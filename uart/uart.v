==> flow/design.v <==
`default_nettype none
module uart #(
    parameter DELAY_FRAMES = 234   
) (
    input clk,
    input uart_rx,
    output uart_tx,
    output reg [5:0] led,
    input btn1
);
  localparam HALF_DELAY_WAIT = (DELAY_FRAMES / 2);
  localparam RX_STATE_IDLE = 0;
  localparam RX_STATE_START_BIT = 1;
  localparam RX_STATE_READ_WAIT = 2;
  localparam RX_STATE_READ = 3;
  localparam RX_STATE_STOP_BIT = 4;
  reg [3:0] rx_state = 0;   
  reg [12:0] rx_counter = 0;   
  reg [2:0] rx_bit_number = 0;   
  reg [7:0] data_in = 0;   
  reg byte_ready = 0;   
  always @(posedge clk) begin
    case (rx_state)   
      RX_STATE_IDLE: begin
        if (uart_rx == 0) begin
          rx_state <= RX_STATE_START_BIT;   
          rx_counter <= 1;   
          rx_bit_number <= 0;   
          byte_ready <= 0;   
        end
      end
      RX_STATE_START_BIT: begin
        if (rx_counter == HALF_DELAY_WAIT) begin
          rx_state   <= RX_STATE_READ_WAIT;
          rx_counter <= 1;
        end else rx_counter <= rx_counter + 1;
      end
      RX_STATE_READ_WAIT: begin
        rx_counter <= rx_counter + 1;
        if ((rx_counter + 1) == DELAY_FRAMES) begin
          rx_state <= RX_STATE_READ;
        end
      end
      RX_STATE_READ: begin
        rx_counter <= 1;
        data_in <= {uart_rx, data_in[7:1]};
        rx_bit_number <= rx_bit_number + 1;
        if (rx_bit_number == 3'b111) rx_state <= RX_STATE_STOP_BIT;
        else rx_state <= RX_STATE_READ_WAIT;
      end
      RX_STATE_STOP_BIT: begin
        rx_counter <= rx_counter + 1;
        if ((rx_counter + 1) == DELAY_FRAMES) begin
          rx_state   <= RX_STATE_IDLE;
          rx_counter <= 0;
          byte_ready <= 1;
        end
      end
    endcase
  end
  always @(posedge clk) begin
    if (byte_ready) begin
      led <= ~data_in[5:0];
    end
  end
  reg [3:0] tx_state = 0;
  reg [24:0] tx_counter = 0;   
  reg [7:0] data_out = 0;
  reg tx_pin_register = 1;
  reg [2:0] tx_memory_loc = 0;
  reg [3:0] tx_byte_counter = 0;
  assign uart_tx = tx_pin_register;
  localparam MEMORY_LENGTH = 12;
  reg [7:0] test_memory[MEMORY_LENGTH-1:0];
  initial begin
    test_memory[0]  = "H";
    test_memory[1]  = "e";
    test_memory[2]  = "l";
    test_memory[3]  = "l";
    test_memory[4]  = "o";
    test_memory[5]  = " ";
    test_memory[6]  = "t";
    test_memory[7]  = "h";
    test_memory[8]  = "e";
    test_memory[9]  = "r";
    test_memory[10] = "e";
    test_memory[11] = "!";
  end
  localparam TX_STATE_IDLE = 0;
  localparam TX_STATE_START_BIT = 1;
  localparam TX_STATE_WRITE = 2;
  localparam TX_STATE_STOP_BIT = 3;
  localparam TX_STATE_DEBOUNCE = 4;
  always @(posedge clk) begin
    case (tx_state)
      TX_STATE_IDLE: begin
        if (btn1 == 0) begin
          tx_state <= TX_STATE_START_BIT;
          tx_counter <= 0;
          tx_byte_counter <= 0;
        end else tx_pin_register <= 1;
      end
      TX_STATE_START_BIT: begin
        tx_pin_register <= 0;
        if ((tx_counter + 1) == DELAY_FRAMES) begin
          tx_state <= TX_STATE_WRITE;
          data_out <= test_memory[tx_byte_counter];
          tx_memory_loc <= 0;
          tx_counter <= 0;
        end else tx_counter <= tx_counter + 1;
      end
      TX_STATE_WRITE: begin
        tx_pin_register <= data_out[tx_memory_loc];
        if ((tx_counter + 1) == DELAY_FRAMES) begin
          if (tx_memory_loc == 3'b111) begin
            tx_state <= TX_STATE_STOP_BIT;
          end else begin
            tx_state <= TX_STATE_WRITE;
            tx_memory_loc <= tx_memory_loc + 1;
          end
          tx_counter <= 0;
        end else tx_counter <= tx_counter + 1;
      end
      TX_STATE_STOP_BIT: begin
        tx_pin_register <= 1;
        if ((tx_counter + 1) == DELAY_FRAMES) begin
          if (tx_byte_counter == MEMORY_LENGTH - 1) begin
            tx_state <= TX_STATE_DEBOUNCE;
          end else begin
            tx_byte_counter <= tx_byte_counter + 1;
            tx_state <= TX_STATE_START_BIT;
          end
          tx_counter <= 0;
        end else tx_counter <= tx_counter + 1;
      end
      TX_STATE_DEBOUNCE: begin
        if (tx_counter == 5 * 270_000) begin
          if (btn1 == 1) tx_state <= TX_STATE_IDLE;
        end else tx_counter <= tx_counter + 1;
      end
    endcase
  end
endmodule
### From RTL to reports: uart

Tool output for the design above, in the order of the flow.
Lines are those of the file above, counted from 1.
Library cell names are shortened.
The mark n/a stands for no value.

| design | value |
|---|---|
| design top | uart |
| clock port | clk |
| standard-cell library | sky130hd |
| timing corner | tt_025C_1v80 |

### Elaborated design

Counts by Yosys on the flattened word-level netlist (proc, flatten, opt, wreduce; memories kept). Register bits leave out memories and registers merged into their read ports (data or address). Print and check cells are left out. Cells with the same type and inputs are merged into one.
Memory sizes are those after Yosys's memory passes, which may raise the word count (mostly to a power of two), join words into wider ones and drop unused or constant bits.

| operators by class | value |
|---|---|
| add/sub/neg operators | 5 |
| multipliers | 0 |
| divide/modulo/power cells | 0 |
| $lt $le $gt $ge | 0 |
| equality and inequality tests | 29 |
| shift operators | 1 |
| muxes and demuxes | 38 |
| bitwise logic cells | 1 |
| reduce/logical cells | 20 |

Operators by type and width:

| cell | number |
|---|---|
| 25-bit case mux with 3-bit select | 1 |
| 25-bit 2-to-1 mux | 3 |
| 13-bit case mux with 5-bit select | 1 |
| 4-bit 2-to-1 mux | 13 |
| 4-bit case mux with 5-bit select | 2 |
| 13-bit 2-to-1 mux | 3 |
| 32-bit by 8-bit equality test with 1-bit output with constant B | 1 |
| 2-bit inequality test with constant B | 14 |
| 25-bit by 1-bit adder with 26-bit output with constant B | 1 |
| 25-bit by 21-bit equality test with 1-bit output with constant B | 1 |
| 3-bit 2-to-1 mux | 6 |
| 4-bit by 2-bit equality test with 1-bit output with constant B | 4 |
| 13-bit by 1-bit adder with 14-bit output with constant B | 1 |
| 14-bit by 8-bit equality test with 1-bit output with constant B | 1 |
| 13-bit by 7-bit equality test with 1-bit output with constant B | 1 |
| 3-bit case mux with 2-bit select | 2 |
| 5-bit nonzero test | 2 |
| 2-bit AND reduction | 4 |
| 2-bit nonzero test | 4 |
| 4-bit by 1-bit equality test with 1-bit output with constant B | 2 |
| 4-bit by 3-bit equality test with 1-bit output with constant B | 2 |
| 4-bit zero test | 2 |
| 4-bit AND reduction | 2 |
| 8-bit by 3-bit variable part select with 1-bit output | 1 |
| 4-bit case mux with 2-bit select | 1 |
| 7-bit AND reduction | 1 |
| 3-bit by 1-bit adder with 3-bit output with constant B | 2 |
| 3-bit equality test with constant B | 2 |

Other operator kinds: 10; their cells: 14.

| word-level totals | value |
|---|---|
| flip-flop bits (word level) | 80 |
| latch bits | 0 |
| RAM bits | 0 |
| ROM bits | 84 |
| clocked read ports x word width | 7 |
| memory cells | 1 |
| input bits | 3 |
| word-level cells | 107 |

Memories:

| memory | words | bits a word | read ports | wr ports | line | text |
|---|---|---|---|---|---|---|
| test_memory | 12 | 7 | 1 | 0 | 74 | `reg [7:0] test_memory[MEMORY_LENGTH-1:0];` |

### Longest topological paths

Yosys ltp: most cells in a row. Word level: on the elaborated netlist, between registers, memories and ports. Mapped: between sequential cells and ports; inverters and the memories' decode and read muxes count.

| logic depth | value |
|---|---|
| word-level depth | 4 |
| ABC_AREA | 0 |
| mapped depth | 8 |
| gate-level depth less buffers | 8 |

### Netlist

The flow's flattened synthesis, as Yosys stat reports it; memories are mapped. The netlist is that of the ABC_AREA named above (0 if unset); the other value can give another one.

| mapped netlist | value |
|---|---|
| cells in the netlist | 441 |
| synthesis area | 4616.9 um^2 |
| area of sequential cells | 2312.2 um^2 |
| flip-flop cells | 77 |
| buffer cells | 21 |

Cell types:

| type | number | total area (um^2) |
|---|---|---|
| edfxtp_1 | 77 | 2.31E+03 |
| xnor2_1 | 28 | 245.235 |
| nor2_1 | 61 | 228.97 |
| ha_1 | 16 | 200.192 |
| nand3_1 | 23 | 115.11 |
| xor2_1 | 13 | 113.859 |
| nor3_1 | 21 | 105.101 |
| nand2_1 | 24 | 90.086 |
| nor4_4 | 4 | 85.082 |
| inv_1 | 22 | 82.579 |
| a21oi_1 | 14 | 70.067 |
| nand4_1 | 10 | 62.56 |
| and3_1 | 9 | 56.304 |
| clkbuf_1 | 14 | 52.55 |
| nor3b_1 | 7 | 52.55 |
| nor2b_1 | 8 | 50.048 |
| nor4_1 | 7 | 43.792 |
| or3_1 | 7 | 43.792 |

Not listed: further types 41, cells in them 76.

### Path before layout

Source: OpenSTA report_checks on the synthesized netlist (no wires, ideal clock, input and output delay 20% of the period each), path of least setup slack; recovery checks are left aside. Register names are those of the netlist, which keeps one name where synthesis merged equal registers.

| path after synthesis | value |
|---|---|
| kind | register -> register |
| start | register tx_counter[0] |
| end | register data_out[0] |
| clock period | 4.6 ns |
| launch time at the first pin | 0.000 ns |
| data arrival time | 2.942 ns |
| setup slack | 1.277 ns |
| path delay | 3.324 ns |
| driving pins on the path | 9 |
| period reached after synthesis | 3.323 ns |

"path delay" is the arrival time less input delay plus setup time.
"driving pins on the path" counts driving pins, that of a launching flip-flop among them; a cell with two outputs on the path counts twice.
"period reached after synthesis" is the clock period less the worst setup slack; recovery checks do not enter. This is arithmetic on one report: input and output delays are still those of the set period (20% each).
The rows between start and end are the longest chain of elaborated cells between them; the timing report does not say that the signal goes this way. Where chains are equally long, one stands for them.
Each line given opens the expression or statement behind the cell; cells for indexed reads and writes are added by Yosys, which also makes memories of some case tables.
A register here has more assigning lines than the two given.

| between the ends, after synthesis | value |
|---|---|
| cells stage by stage | edfxtp_1 -> ha_1 -> nand3_1 -> nor4_4 -> or3_2 -> a221oi_2 -> nand4_2 -> nor4_4 -> nor3b_1 |
| length of the longest elaborated chain | 3 |

RTL lines, path after synthesis:

| what | line | text |
|---|---|---|
| start: declaration | 67 | `reg [24:0] tx_counter = 0;` |
| start: assignment | 110 | `end else tx_counter <= tx_counter + 1;` |
| start: assignment | 122 | `end else tx_counter <= tx_counter + 1;` |
| 25-bit by 1-bit adder with 26-bit output | 105 | `if ((tx_counter + 1) == DELAY_FRAMES) begin` |
| 32-bit by 8-bit equality test with 1-bit output | 105 |  |
| 2-bit AND reduction | n/a |  |
| end: declaration | 68 | `reg [7:0] data_out = 0;` |

### Path in the finished layout

Path of least setup slack in the final report of flow run A (OpenROAD, finished layout, wires in). Where an end is a register, its clock arrival counts in the times.

| path post-layout | value |
|---|---|
| kind | register -> register |
| start | register tx_counter[0] |
| end | register tx_state[1] |
| clock period | 2.81 ns |
| launch time at the first pin | 0.36 ns |
| data arrival time | 2.97 ns |
| setup slack | -0.09 ns |
| driving pins on the path | 10 |

The rows between start and end are the longest chain of elaborated cells between them; the timing report does not say that the signal goes this way. Where chains are equally long, one stands for them.
A register here has more assigning lines than the two given.
The path ends at the enable pin of a flip-flop; only ways to that pin are counted.

| between the ends, post-layout | value |
|---|---|
| cells stage by stage | edfxtp_1 -> buf_6 -> ha_4 -> and3_1 -> a311oi_2 -> a31oi_1 -> a21oi_2 -> nand4_2 -> or4_4 -> a22oi_2 |
| length of the longest elaborated chain | 4 |

RTL lines, path post-layout:

| what | line | text |
|---|---|---|
| start: declaration | 67 | `reg [24:0] tx_counter = 0;` |
| start: assignment | 110 | `end else tx_counter <= tx_counter + 1;` |
| start: assignment | 122 | `end else tx_counter <= tx_counter + 1;` |
| 25-bit by 1-bit adder with 26-bit output | 126 | `if ((tx_counter + 1) == DELAY_FRAMES) begin` |
| 32-bit by 8-bit equality test with 1-bit output | 126 |  |
| 2-bit inequality test | n/a |  |
| 7-bit AND reduction | n/a |  |
| end: assignment | 128 | `tx_state <= TX_STATE_DEBOUNCE;` |
| end: assignment | 131 | `tx_state <= TX_STATE_START_BIT;` |
| end: declaration | 66 | `reg [3:0] tx_state = 0;` |

Memo
Re: implementation data of uart

Stored flow runs of uart (2 of them; Yosys, OpenROAD, sky130hd). They differ in their settings and are not a sequence. Constraints: input delay and output delay 20% of the set period each, output load 0.01 pF.
"period reached" is the run's clock period less its worst setup slack. It is reckoned from that one timing run; input and output delays stay at 20% of the period that was set.
By "power consumption" is meant OpenSTA's value without simulated activity: inputs other than the clock are taken to toggle once in ten clock periods, and the tool carries that through the logic.

#### Flow run A

| setting | value |
|---|---|
| period_ns | `2.81` |
| CORE_UTILIZATION | `59` |
| SETUP_SLACK_MARGIN | `0.78` |
| PLACE_DENSITY_LB_ADDON | `0.16` |
| CORE_ASPECT_RATIO | `0.72` |
| CORE_MARGIN | `3` |
| GPL_ROUTABILITY_DRIVEN | `0` |
| CTS_CLUSTER_DIAMETER | `395` |
| CAP_MARGIN | `30` |
| SLEW_MARGIN | `10` |
| MIN_ROUTING_LAYER | `met1` |

| result | value |
|---|---|
| post-synthesis cell area | 4616.9 um^2 |
| full die area | 8936.9 um^2 |
| standard-cell area after layout | 6145.9 um^2 |
| final design utilization | 83.6% |
| lowest setup slack | -0.094 ns |
| worst hold slack | 0.435 ns |
| power consumption | 4.009 mW |
| period reached | 2.904 ns |

#### Flow run B

| setting | value |
|---|---|
| period_ns | `4.97` |
| CORE_UTILIZATION | `26` |
| SETUP_SLACK_MARGIN | `0.39` |
| HOLD_SLACK_MARGIN | `0.12` |
| CELL_PAD_IN_SITES_GLOBAL_PLACEMENT | `0` |
| CELL_PAD_IN_SITES_DETAIL_PLACEMENT | `2` |
| GPL_ROUTABILITY_DRIVEN | `0` |
| CTS_CLUSTER_SIZE | `81` |
| CTS_CLUSTER_DIAMETER | `164` |
| CAP_MARGIN | `25` |
| SLEW_MARGIN | `10` |
| CORE_MARGIN | `2` |

| result | value |
|---|---|
| post-synthesis cell area | 4616.9 um^2 |
| full die area | 18838.9 um^2 |
| standard-cell area after layout | 5236.3 um^2 |
| final design utilization | 30.2% |
| lowest setup slack | 1.339 ns |
| worst hold slack | 0.429 ns |
| power consumption | 2.168 mW |
| period reached | 3.631 ns |
